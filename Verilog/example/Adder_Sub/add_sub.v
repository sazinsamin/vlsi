==> flow/design.v <==
module adder_sub(s, cout, a, b, cin, cnt, clk, rst);
	parameter n = 32;
	input cin, clk, rst;
	input cnt;
	input [n-1:0] a, b;
	output reg cout;
	output reg [n-1:0] s;
	reg [31:0] ai,bi;
	reg ci;
	always @ (posedge clk)
	begin
		ai <= a;
		bi <= b;
		ci <= cin;
		if(~rst)
			s <= 0;
			cout <= 0;
		if(cnt == 0)
			{cout, s} <= ai + bi + ci;
		else if(cnt == 1)
			{cout, s} <= ai - bi - ci;
	end
endmodule
From RTL to reports: adder_sub
Tool output for the design above, in the order of the flow.
Lines are those of the file above, counted from 1.
{ "inputs": {"top": "adder_sub", "clock": "clk", "cell_library": "sky130hd", "corner": "tt_025C_1v80"} }

Word level
Counts by Yosys on the flattened word-level netlist (proc, flatten, opt, wreduce; memories kept). Register bits leave out memories and registers merged into their read ports (data or address); mux counts leave out enables and synchronous resets folded into registers. Print and check cells are left out. Cells with the same type and inputs are merged into one.
{ "op_classes": {"cmp": 0, "div_mod_pow": 0, "reduce_logical": 0, "muxes": 2, "logic": 0, "shifts": 0, "eq_ne": 0, "n_addsub": 4, "multipliers": 0} }
{ "ops": {"columns": ["op", "count"], "rows": [
  ["adder 32 x 32 -> 33 bit", 1],
  ["subtractor 32 x 32 -> 33 bit", 1],
  ["adder 33 x 1 -> 33 bit", 1],
  ["subtractor 33 x 1 -> 33 bit", 1],
  ["2-to-1 mux 32 bit", 1],
  ["2-to-1 mux 1 bit", 1]
]} }
{ "bits": {"rom_bits": 0, "mem_bits_rw": 0, "input_bits": 68, "regBits": 98, "clocked_rd_ports_x_width": 0, "out_inout_bits": 33, "mem_count": 0, "latchBits": 0} }

Logic depth
Depth = most cells in a row (Yosys ltp): at word level without a register or memory, in the mapped netlist without a sequential cell, where the memories' decode and read muxes count.
{ "logic_depth": {"depth_word": 3, "abc_area": 0, "mapped_depth": 14, "mapped_depth_nobuf": 13} }

Netlist
Yosys stat after the flow's synthesis: flattened, memories mapped to cells. It holds for the ABC_AREA given above (unset counts as 0); a run with the other value may have another netlist.
{ "types": {"columns": ["type", "count", "area_total_um2"], "rows": [
  ["sky130_fd_sc_hd__dfxtp_1", 98, 1.96E+03],
  ["sky130_fd_sc_hd__ha_1", 93, 1.16E+03],
  ["sky130_fd_sc_hd__inv_1", 109, 409.142],
  ["sky130_fd_sc_hd__xnor2_1", 45, 394.128],
  ["sky130_fd_sc_hd__a21oi_1", 55, 275.264],
  ["sky130_fd_sc_hd__o21ai_0", 35, 175.168],
  ["sky130_fd_sc_hd__nand2_1", 45, 168.912],
  ["sky130_fd_sc_hd__nor2_1", 44, 165.158],
  ["sky130_fd_sc_hd__o21bai_1", 13, 97.594],
  ["sky130_fd_sc_hd__xor2_1", 11, 96.342],
  ["sky130_fd_sc_hd__nor3_1", 18, 90.086],
  ["sky130_fd_sc_hd__a2111oi_4", 3, 82.579],
  ["sky130_fd_sc_hd__fa_1", 4, 80.077],
  ["sky130_fd_sc_hd__mux2i_1", 8, 80.077],
  ["sky130_fd_sc_hd__a21o_1", 9, 67.565],
  ["sky130_fd_sc_hd__nand3_1", 13, 65.062],
  ["sky130_fd_sc_hd__o31ai_1", 7, 52.55],
  ["sky130_fd_sc_hd__a211oi_1", 6, 45.043]
]} }
Other cell types: 46; their cells: 100.
{ "synth_totals": {"seqArea_um2": 1961.9, "buffers": 13, "mapped_area_um2": 6223.5, "cell_count": 716, "ffs": 98} }

Timing after synthesis
OpenSTA on the mapped netlist: ideal clock, no wires. The path of least setup slack (recovery checks aside). Input and output delay are each 20% of the period. Register names are those of the netlist, which keeps one name where synthesis merged equal registers.
{ "synth_timing": {"kind": "reg2reg", "startpoint": "register ai[13]", "endpoint": "register s[30]", "arrival_ns": 3.003, "path_delay_ns": 3.085, "stages": 15, "path_buffers": 1, "tclk_ns": 3.62, "path_slack_ns": 0.535, "setup_time_ns": 0.082, "period_less_setup_slack_ns": 3.085} }
"path_delay_ns" = arrival - input delay + setup time.
"stages": output pins that drive a net of the path, with the launching flip-flop's if there is one; two outputs of one cell count as two.
"period_less_setup_slack_ns" = period - worst setup slack (recovery checks aside). The figure is calculated, with input and output delays left at 20% of the set period.
Between the ends stands the longest chain of elaborated cells between them, by number of cells; it is not shown to be the way that was timed. Of several equally long chains one is given.
A line is the first line of the expression or statement that the cell stems from. Yosys adds cells for indexed reads and writes and turns some case tables into memories.
{ "synth_between": {"cell_sequence": "sky130_fd_sc_hd__dfxtp_1 sky130_fd_sc_hd__inv_1 sky130_fd_sc_hd__ha_1 sky130_fd_sc_hd__clkbuf_1 sky130_fd_sc_hd__inv_1 sky130_fd_sc_hd__ha_1 sky130_fd_sc_hd__nand2_1 sky130_fd_sc_hd__o21ai_1 sky130_fd_sc_hd__o21bai_1 sky130_fd_sc_hd__or3b_2 sky130_fd_sc_hd__o211ai_2 sky130_fd_sc_hd__nand3b_1 sky130_fd_sc_hd__a21oi_1 sky130_fd_sc_hd__mux2_2 sky130_fd_sc_hd__o2111ai_1", "elab_chain_len": 3, "cells_between": 5, "lines_between": 3, "classes_between": "4 x add/sub; 1 x mux"} }
{ "synth_rtl": {"columns": ["item", "line", "text"], "rows": [
  ["start: declaration", 8, "reg [31:0] ai,bi;"],
  ["start: assignment", 12, "ai <= a;"],
  ["adder 32 x 32 -> 33 bit", 19, "{cout, s} <= ai + bi + ci;"],
  ["adder 33 x 1 -> 33 bit", 19, null],
  ["2-to-1 mux 32 bit", 18, "if(cnt == 0)"],
  ["end: assignment", 16, "s <= 0;"],
  ["end: declaration", 7, "output reg [n-1:0] s;"]
]} }

Path in the finished layout
Path of least setup slack in the final report of run 1 (OpenROAD, finished layout, wires in). Where an end is a register, its clock arrival counts in the times.
{ "layout_timing": {"kind": "reg2reg", "startpoint": "register bi[0]", "endpoint": "register s[18]", "path_slack_ns": 0.10, "path_buffers": 2, "tclk_ns": 3.39, "stages": 15, "setup_time_ns": 0.15, "arrival_ns": 3.50} }
Between the ends stands the longest chain of elaborated cells between them, by number of cells; it is not shown to be the way that was timed. Of several equally long chains one is given.
{ "layout_between": {"cell_sequence": "sky130_fd_sc_hd__dfxtp_4 sky130_fd_sc_hd__fa_2 sky130_fd_sc_hd__inv_2 sky130_fd_sc_hd__fa_2 sky130_fd_sc_hd__o21bai_4 sky130_fd_sc_hd__a2111oi_4 sky130_fd_sc_hd__o221ai_2 sky130_fd_sc_hd__buf_4 sky130_fd_sc_hd__o21a_4 sky130_fd_sc_hd__a2111oi_4 sky130_fd_sc_hd__buf_4 sky130_fd_sc_hd__o21bai_4 sky130_fd_sc_hd__xnor2_2 sky130_fd_sc_hd__nor2_1 sky130_fd_sc_hd__a21oi_1", "elab_chain_len": 3, "cells_between": 5, "lines_between": 3, "classes_between": "4 x add/sub; 1 x mux"} }
{ "layout_rtl": {"columns": ["item", "line", "text"], "rows": [
  ["start: declaration", 8, "reg [31:0] ai,bi;"],
  ["start: assignment", 13, "bi <= b;"],
  ["adder 32 x 32 -> 33 bit", 19, "{cout, s} <= ai + bi + ci;"],
  ["adder 33 x 1 -> 33 bit", 19, null],
  ["2-to-1 mux 32 bit", 18, "if(cnt == 0)"],
  ["end: assignment", 16, "s <= 0;"],
  ["end: declaration", 7, "output reg [n-1:0] s;"]
]} }

Data sheet: physical implementation of adder_sub

Top module adder_sub; platform sky130hd; tools Yosys and OpenROAD; 2 stored runs in no particular order. Input and output delays are each 20% of the period that was set; the output load is 0.01 pF.
"achieved clock period (ns)" means the clock period less the worst setup slack. The figure is calculated, with input and output delays left at 20% of the set period.
By "worst setup path time (ns)" is meant the share of the clock period that the worst setup path is allowed (20% is reserved at inputs, 20% at outputs), minus its slack. Clock arrival times at its registers enter into it.
"finish__power__total" rests on the timing tool's default activity at the inputs, not on a simulated workload.

settings of run 1
{
  "period_ns": 3.39,
  "CORE_UTILIZATION": 34,
  "PLACE_DENSITY_LB_ADDON": 0.13,
  "CORE_MARGIN": 6,
  "CELL_PAD_IN_SITES_DETAIL_PLACEMENT": 1,
  "TNS_END_PERCENT": 40,
  "GPL_ROUTABILITY_DRIVEN": 0,
  "CTS_CLUSTER_SIZE": 11,
  "CAP_MARGIN": 20,
  "MIN_ROUTING_LAYER": "met1",
  "SLEW_MARGIN": 20
}
report of run 1
yosys chip area after synthesis (um^2): 6223.5
finish__design__die__area: 21695.8
finish__design__instance__area__stdcell: 8185.4
finish__timing__setup__ws: 0.096
finish__power__total: 4.032e-03
achieved clock period (ns): 3.294
worst setup path time (ns): 3.29
worst setup path kind: reg2reg

settings of run 2
{
  "period_ns": 2.38,
  "CORE_UTILIZATION": 15,
  "HOLD_SLACK_MARGIN": 0.17,
  "CELL_PAD_IN_SITES_GLOBAL_PLACEMENT": 2,
  "TNS_END_PERCENT": 60,
  "GPL_TIMING_DRIVEN": 0,
  "GPL_ROUTABILITY_DRIVEN": 1,
  "CTS_CLUSTER_SIZE": 56,
  "CTS_CLUSTER_DIAMETER": 188,
  "MAX_ROUTING_LAYER": "met4",
  "CAP_MARGIN": 20,
  "CORE_MARGIN": 2,
  "SLEW_MARGIN": 20
}
report of run 2
yosys chip area after synthesis (um^2): 6223.5
finish__design__die__area: 43135.1
finish__design__instance__area__stdcell: 9136.3
finish__timing__setup__ws: -0.765
finish__power__total: 5.807e-03
achieved clock period (ns): 3.145
worst setup path time (ns): 3.14
worst setup path kind: reg2reg
