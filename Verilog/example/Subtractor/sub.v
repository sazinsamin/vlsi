==> flow/design.v <==
module sub32bit(clk,rst,a,b,cout,sub);
input [31:0]a,b;
input clk,rst;
output reg [31:0]sub;
output reg cout;
reg [31:0]ai,bi;
	always @(posedge clk) begin
	ai<=a;
	bi<=b;
if (~rst)
	{sub,cout}<= 0;
else
	{sub,cout}<=ai-bi;
end
endmodule
Step by step through the tools: sub32bit
The steps from the RTL of sub32bit to its reports follow in flow order.
Line numbers count from 1 in the design file above.
Library cell names are shortened.
The mark n/a stands for no value.

design
  top module = sub32bit
  clock input = clk
  library = sky130hd
  corner = tt_025C_1v80

Word level
Counts by Yosys on the flattened word-level netlist (proc, flatten, opt, wreduce; memories kept). Register bits leave out memories and registers merged into their read ports (data or address); mux counts leave out enables and synchronous resets folded into registers. Print and check cells are left out. Cells with the same type and inputs are merged into one.

storage and ports
  register bits = 97
  bits of input ports = 66
  cells after elaboration = 5
  output and inout port bits = 33

operators by class
  add/sub/neg operators = 1

operator list
  kind                          count
  subtractor 32 x 32 -> 33 bit  1

Depth
Longest topological path by Yosys (ltp), each cell counted once; first at word level (registers and memories cut), then after technology mapping (sequential cells cut; the memories' decode and read muxes count).

depth
  depth in word-level cells = 1
  ABC_AREA = 0
  depth in mapped cells = 10
  gate-level depth less buffers = 10

Mapped cells and area
Yosys stat after the flow's synthesis: flattened, memories mapped to cells. It holds for the ABC_AREA given above (unset counts as 0); a run with the other value may have another netlist.

cell types
  cell      count  total area (µm²)
  dfxtp_1   97     1.94E+03
  ha_1      32     400.384
  inv_1     41     153.898
  a21oi_1   30     150.144
  a21o_1    18     135.13
  nand2_1   31     116.362
  nor2_1    31     116.362
  xnor2_1   9      78.826
  xor2_1    8      70.067
  nand2b_1  11     68.816
  mux2i_1   6      60.058
  nor3_1    12     60.058
  and3_1    8      50.048
  o21a_1    6      45.043
  nand3_1   8      40.038
  o21ai_0   7      35.034
  o211ai_1  4      30.029
  a41oi_4   1      27.526

Other cell types: 45; their cells: 73.

synthesis totals
  flip-flop cells = 97
  sequential area = 1941.9 µm²
  mapped cells = 433
  chip area (Yosys) = 4199.0 µm²
  buffers = 11

Worst setup path after synthesis
Path of least setup slack by OpenSTA after synthesis, without wires, with an ideal clock, recovery checks aside; 20% of the period is set as input and as output delay. Where synthesis merged equal registers, the netlist keeps one of their names.

path post-synthesis
  path type = register to register
  start = register ai[0]
  end = register sub[25]
  data arrival time = 2.093 ns
  clock period = 2.02 ns
  stages on the path = 11
  path slack = -0.151 ns
  data required time = 1.942 ns
  path delay = 2.171 ns
  library setup time = 0.078 ns
  launch time at the first pin = 0.000 ns
  period reached after synthesis = 2.171 ns

"path delay" = arrival - input delay + setup time.
"stages on the path": output pins that drive a net of the path, with the launching flip-flop's if there is one; two outputs of one cell count as two.
"period reached after synthesis" is the clock period less the worst setup slack; recovery checks do not enter. This is arithmetic on one report: input and output delays are still those of the set period (20% each).
The rows between start and end are the longest chain of elaborated cells between them; the timing report does not say that the signal goes this way. Where chains are equally long, one stands for them.
A line is the first line of the expression or statement that the cell stems from. Yosys adds cells for indexed reads and writes and turns some case tables into memories.

between the ends, post-synthesis
  path through = dfxtp_1 inv_1 ha_1 fa_1 nand2b_1 a21oi_2 o311ai_4 a311oi_2 o21ai_1 and3b_1 nor3_1
  cells in the longest elaborated chain = 1

ends and longest elaborated chain, post-synthesis
  element                       line  text
  from (decl)                   6     reg [31:0]ai,bi;
  from (assign)                 8     ai<=a;
  subtractor 32 x 32 -> 33 bit  13    {sub,cout}<=ai-bi;
  to (decl)                     4     output reg [31:0]sub;

Path in the finished layout
Path of least setup slack in the final report of entry A (OpenROAD, finished layout, wires in). Where an end is a register, its clock arrival counts in the times.

path after layout
  path type = register to register
  start = register ai[0]
  end = register sub[25]
  clock period = 2.51 ns
  library setup time = 0.08 ns
  stages on the path = 11
  launch time at the first pin = 0.34 ns
  path slack = 0.14 ns
  data required time = 2.77 ns
  data arrival time = 2.63 ns

The rows between start and end are the longest chain of elaborated cells between them; the timing report does not say that the signal goes this way. Where chains are equally long, one stands for them.

between the ends, after layout
  path through = dfxtp_1 inv_1 ha_1 fa_2 nand2b_4 a21oi_4 o311ai_4 a311oi_2 o21ai_1 and3b_1 nor3_1
  cells in the longest elaborated chain = 1

ends and longest elaborated chain, after layout
  element                       line  text
  from (decl)                   6     reg [31:0]ai,bi;
  from (assign)                 8     ai<=a;
  subtractor 32 x 32 -> 33 bit  13    {sub,cout}<=ai-bi;
  to (decl)                     4     output reg [31:0]sub;

Subject: sub32bit on sky130hd, stored results

Hello all,

2 stored runs of sub32bit in the flow (synthesis by Yosys, layout by OpenROAD, sky130hd cells), in arbitrary order. Constraints: input delay and output delay 20% of the set period each, output load 0.01 pF.
By "finish__power__total" is meant OpenSTA's value without simulated activity: inputs other than the clock are taken to toggle once in ten clock periods, and the tool carries that through the logic.

settings of entry A
{
  "period_ns": 2.51,
  "CORE_UTILIZATION": 41,
  "PLACE_DENSITY": 0.89,
  "CORE_ASPECT_RATIO": 1.25,
  "CORE_MARGIN": 4,
  "CELL_PAD_IN_SITES_GLOBAL_PLACEMENT": 0,
  "TNS_END_PERCENT": 50,
  "GPL_TIMING_DRIVEN": 1,
  "CAP_MARGIN": 20,
  "MAX_ROUTING_LAYER": "met4",
  "SLEW_MARGIN": 20
}
report of entry A
yosys chip area after synthesis (um^2): 4199.0
finish__design__die__area: 11934.6
finish__design__instance__area__stdcell: 5684.2
finish__design__instance__utilization: 0.5653
finish__timing__setup__ws: 0.142
finish__timing__hold__ws: 0.512
finish__power__total: 4.070e-03

settings of entry B
{
  "period_ns": 2.04,
  "CORE_UTILIZATION": 18,
  "SETUP_SLACK_MARGIN": -0.19,
  "CORE_ASPECT_RATIO": 1.28,
  "CORE_MARGIN": 6,
  "CELL_PAD_IN_SITES_GLOBAL_PLACEMENT": 0,
  "CELL_PAD_IN_SITES_DETAIL_PLACEMENT": 1,
  "ABC_AREA": 0,
  "CTS_CLUSTER_SIZE": 51,
  "CAP_MARGIN": 40,
  "MAX_ROUTING_LAYER": "met4",
  "SLEW_MARGIN": 20
}
report of entry B
yosys chip area after synthesis (um^2): 4199.0
finish__design__die__area: 27165.6
finish__design__instance__area__stdcell: 6543.8
finish__design__instance__utilization: 0.2889
finish__timing__setup__ws: -0.151
finish__timing__hold__ws: 0.496
finish__power__total: 4.993e-03

Thanks
